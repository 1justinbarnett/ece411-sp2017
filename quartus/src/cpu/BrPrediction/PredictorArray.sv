==> flow/design.v <==
package lc3b_config;
parameter USE_ADVANCED_CACHE = 1;
parameter USE_VICTIM_CACHES = 1;
parameter USE_BRANCH_PREDICTION = 1;
endpackage : lc3b_config
package lc3b_types;
typedef logic [15:0] lc3b_word;
typedef logic  [7:0] lc3b_byte;
typedef logic  [2:0] lc3b_reg;
typedef logic  [2:0] lc3b_nzp;
typedef logic  [1:0] lc3b_mem_wmask;
typedef logic [3:0] lc3b_imm4;
typedef logic [4:0] lc3b_imm5;
typedef logic [5:0] lc3b_offset6;
typedef logic [8:0] lc3b_offset9;
typedef logic [10:0] lc3b_offset11;
typedef logic [7:0] lc3b_trapvect8;
typedef logic [7:0][15:0] cache_line;
typedef logic       [8:0] cache_tag;
typedef logic       [2:0] cache_index;
typedef logic       [3:0] cache_offset;
typedef enum bit [3:0] {
    op_add  = 4'b0001,
    op_and  = 4'b0101,
    op_br   = 4'b0000,
    op_jmp  = 4'b1100,    
    op_jsr  = 4'b0100,    
    op_ldb  = 4'b0010,
    op_ldi  = 4'b1010,
    op_ldr  = 4'b0110,
    op_lea  = 4'b1110,
    op_not  = 4'b1001,
    op_rti  = 4'b1000,
    op_shf  = 4'b1101,
    op_stb  = 4'b0011,
    op_sti  = 4'b1011,
    op_str  = 4'b0111,
    op_trap = 4'b1111
} lc3b_opcode;
typedef enum bit [3:0] {
    alu_add,
    alu_and,
    alu_not,
    alu_passa,
    alu_passb,
    alu_sll,
    alu_srl,
    alu_sra
} lc3b_aluop;
typedef struct packed {
    logic addrMuxSel;
    logic addr1MuxSel;
    logic [1:0] addr2MuxSel;
    lc3b_aluop aluop;
    logic [1:0] sr2MuxSel;
    logic addrShfEn;
} lc3b_ex_control;
typedef struct packed {
    logic memRead;
    logic memWrite;
    logic dataMuxSel;
    logic byteEnable;
    logic indirect;
} lc3b_mem_control;
typedef struct packed {
    logic loadReg;
    logic loadCC;
    logic [1:0] destMuxSel;
    logic opBranch;
    logic opTrap;
    logic opJmp;
    logic brPrediction;
    logic [4:0]brHistory;
} lc3b_wb_control;
typedef struct packed {
    lc3b_reg Sr1;
    lc3b_reg Sr2;
    logic Sr1Used;
    logic Sr2Used;
} lc3b_src_reg;
endpackage : lc3b_types
module PredictorArray #( parameter depth = 1024 )
(
    input clk,
    input [$clog2(depth)-1:0] iRIndex,
    input [$clog2(depth)-1:0] iWIndex,
    input [1:0] in,
    input we,
    output logic oROut,
    output logic [1:0] oWOut
);
logic [1:0] data [depth-1:0];
initial
begin
    for (int i = 0; i < $size(data); i++)
    begin
        data[i] = 2'b01;
    end
end
always_ff @(posedge clk)
begin
    if (we == 1)
    begin
        data[iWIndex] = in;
    end
end
assign oROut = data[iRIndex][1];
assign oWOut = data[iWIndex];
endmodule : PredictorArray
==> From RTL to reports: PredictorArray <==
The steps from the RTL of PredictorArray to its reports follow in flow order.
Line numbers count from 1 in the design file above.
Operators carry their Yosys type and port widths (W data, S select, Z words).
Cell names lack the library's common part.
{ "design": {"top": "PredictorArray", "clock_port": "clk", "library": "sky130hd", "corner": "tt_025C_1v80"} }

==> After elaboration <==
Yosys after proc, flatten, opt, wreduce and memory -nomap, before mapping. Enables and synchronous resets that opt folds into registers are not counted as muxes. Memory bits, and registers merged into a memory's read port (data or address), are not among the register bits. Print and check cells are not counted. Equal cells are merged and count once.
Memory sizes are those after Yosys's memory passes, which may raise the word count (mostly to a power of two), join words into wider ones and drop unused or constant bits.
{ "bits": {"out_inout_bits": 3, "ramBits": 2048, "input_bits": 24, "wordCells": 4, "memories": 1, "regBits": 0} }
{ "op_classes": {"muxes": 3} }
{ "memory_table": {"columns": ["memory", "words", "word_bits", "rd", "wr", "line_no", "source"], "rows": [
  ["data", 1024, 2, 2, 1, 92, "logic [1:0] data [depth-1:0];"]
]} }
{ "ops": {"columns": ["op", "n"], "rows": [
  ["$mux W10", 1],
  ["$mux W2", 1],
  ["$mux W1", 1]
]} }

==> Depth <==
Depth = most cells in a row (Yosys ltp): at word level without a register or memory, in the mapped netlist without a sequential cell, where the memories' decode and read muxes count.
{ "depth": {"word_depth": 1, "ABC_AREA": 0, "mapped_depth": 14, "mapped_depth_nobuf": 8} }

==> Synthesis result <==
The flow's flattened synthesis, as Yosys stat reports it; memories are mapped. The netlist is that of the ABC_AREA named above (0 if unset); the other value can give another one.
The area totals of this step are shown rounded.
{ "types": {"columns": ["type", "n", "type_area_um2"], "rows": [
  ["edfxtp_1", 2048, 6.15E+04],
  ["mux4_2", 742, 1.67E+04],
  ["nor2_1", 1052, 3.95E+03],
  ["a22oi_1", 211, 1.58E+03],
  ["clkbuf_1", 244, 915.878],
  ["mux2i_1", 80, 800.768],
  ["buf_2", 130, 650.624],
  ["nand2_1", 153, 574.301],
  ["nand4_1", 60, 375.36],
  ["buf_6", 33, 371.606],
  ["mux4_1", 14, 367.853],
  ["a22o_1", 28, 245.235],
  ["a221oi_1", 25, 218.96],
  ["buf_4", 26, 195.187],
  ["o221ai_1", 21, 183.926],
  ["a21oi_1", 33, 165.158],
  ["o21ai_0", 25, 125.12],
  ["buf_12", 6, 120.115]
]} }
Other cell types: 47; their cells: 237.
{ "synth_totals": {"area_um2": 91000, "mapped_cells": 5168, "ffs": 2048, "seqArea_um2": 61000} }

==> Worst setup path after synthesis <==
Path of least setup slack by OpenSTA after synthesis, without wires, with an ideal clock, recovery checks aside; 20% of the period is set as input and as output delay. Where synthesis merged equal registers, the netlist keeps one of their names.
{ "synth_path": {"kind": "input-to-output", "startpoint": "input iWIndex[0]", "endpoint": "output oWOut[1]", "path_delay_ns": 2.211, "required_ns": 4.056, "path_slack_ns": 0.831, "path_buffers": 3, "out_delay_ns": 1.014, "launch_ns": 1.014, "arrival_ns": 3.225, "stages": 10, "tclk_ns": 5.07, "period_less_setup_slack_ns": 4.239} }
"path_delay_ns" is the arrival time less input delay plus setup time.
At an output port there is no setup time.
"stages": output pins that drive a net of the path, with the launching flip-flop's if there is one; two outputs of one cell count as two.
"period_less_setup_slack_ns" = period - worst setup slack (recovery checks aside). The figure is calculated, with input and output delays left at 20% of the set period.
Between the ends stands the longest chain of elaborated cells between them, by number of cells; it is not shown to be the way that was timed. Of several equally long chains one is given.
A line is the first line of the expression or statement that the cell stems from. Yosys adds cells for indexed reads and writes and turns some case tables into memories.
The chain passes a memory read, where the word-level depth is cut; so it can be longer than that depth.
{ "synth_via": {"cell_sequence": "buf_6 -> buf_2 -> buf_2 -> mux4_2 -> a22oi_1 -> a31oi_1 -> nor4_1 -> nand2_1 -> a221oi_1 -> o2111ai_1", "elab_chain_len": 1, "cone_cells": 1, "cone_lines": 1, "cone_classes": "memory (1)"} }
{ "synth_rtl": {"columns": ["element", "line_no", "source"], "rows": [
  ["start, declared", 86, "input [$clog2(depth)-1:0] iWIndex,"],
  ["$mem_v2 Z1024 W2", 92, "logic [1:0] data [depth-1:0];"],
  ["end, declared", 90, "output logic [1:0] oWOut"]
]} }

==> Path in the finished layout <==
Path of least setup slack in the final report of flow run 1 (OpenROAD, finished layout, wires in). Where an end is a register, its clock arrival counts in the times.
{ "layout_path": {"kind": "input-to-output", "startpoint": "input iRIndex[4]", "endpoint": "output oROut", "required_ns": 5.32, "path_slack_ns": -0.91, "stages": 11, "out_delay_ns": 1.33, "tclk_ns": 6.65, "arrival_ns": 6.23, "path_buffers": 4, "launch_ns": 1.33} }
Between the ends stands the longest chain of elaborated cells between them, by number of cells; it is not shown to be the way that was timed. Of several equally long chains one is given.
The chain passes a memory read, where the word-level depth is cut; so it can be longer than that depth.
{ "layout_via": {"cell_sequence": "buf_4 -> inv_2 -> buf_2 -> clkbuf_2 -> nand2_1 -> a21oi_1 -> a311oi_1 -> a211oi_2 -> o211ai_1 -> nand4_1 -> clkdlybuf4s15_1", "elab_chain_len": 1, "cone_cells": 1, "cone_lines": 1, "cone_classes": "memory (1)"} }
{ "layout_rtl": {"columns": ["element", "line_no", "source"], "rows": [
  ["start, declared", 85, "input [$clog2(depth)-1:0] iRIndex,"],
  ["$mem_v2 Z1024 W2", 92, "logic [1:0] data [depth-1:0];"],
  ["end, declared", 89, "output logic oROut,"]
]} }

Lab notebook: PredictorArray

Top module PredictorArray; platform sky130hd; tools Yosys and OpenROAD; 2 stored runs in no particular order. Input and output delays are each 20% of the period that was set; the output load is 0.01 pF.
By "period reached" is meant the clock period of the run minus its worst setup slack. This is arithmetic on one report: input and output delays are still those of the set period (20% each).
Measured values are rounded.

==> flow run 1: settings <==
{ "period_ns": 6.65, "CORE_UTILIZATION": 38, "SETUP_SLACK_MARGIN": -0.45, "CELL_PAD_IN_SITES_GLOBAL_PLACEMENT": 0, "GPL_TIMING_DRIVEN": 0, "GPL_ROUTABILITY_DRIVEN": 0, "CAP_MARGIN": 30, "SLEW_MARGIN": 30, "CORE_MARGIN": 2 }
==> flow run 1: results <==
worst hold slack after layout: 0.92 ns
lowest setup slack: -0.91 ns
standard-cell area after layout: 110000 µm²
period reached: 7.558 ns
die size: 240000 µm²
total negative slack: -2.4 ns
cell area after synthesis: 91000 µm²

==> flow run 2: settings <==
{ "period_ns": 6.44, "CORE_UTILIZATION": 32, "PLACE_DENSITY_LB_ADDON": 0.23, "CORE_MARGIN": 6, "CELL_PAD_IN_SITES_DETAIL_PLACEMENT": 0, "CTS_CLUSTER_DIAMETER": 219, "CAP_MARGIN": 25, "SLEW_MARGIN": 20 }
==> flow run 2: results <==
period reached: 6.433 ns
worst hold slack after layout: 0.93 ns
lowest setup slack: 0.007 ns
total negative slack: 0.000 ns
cell area after synthesis: 91000 µm²
standard-cell area after layout: 110000 µm²
die size: 300000 µm²
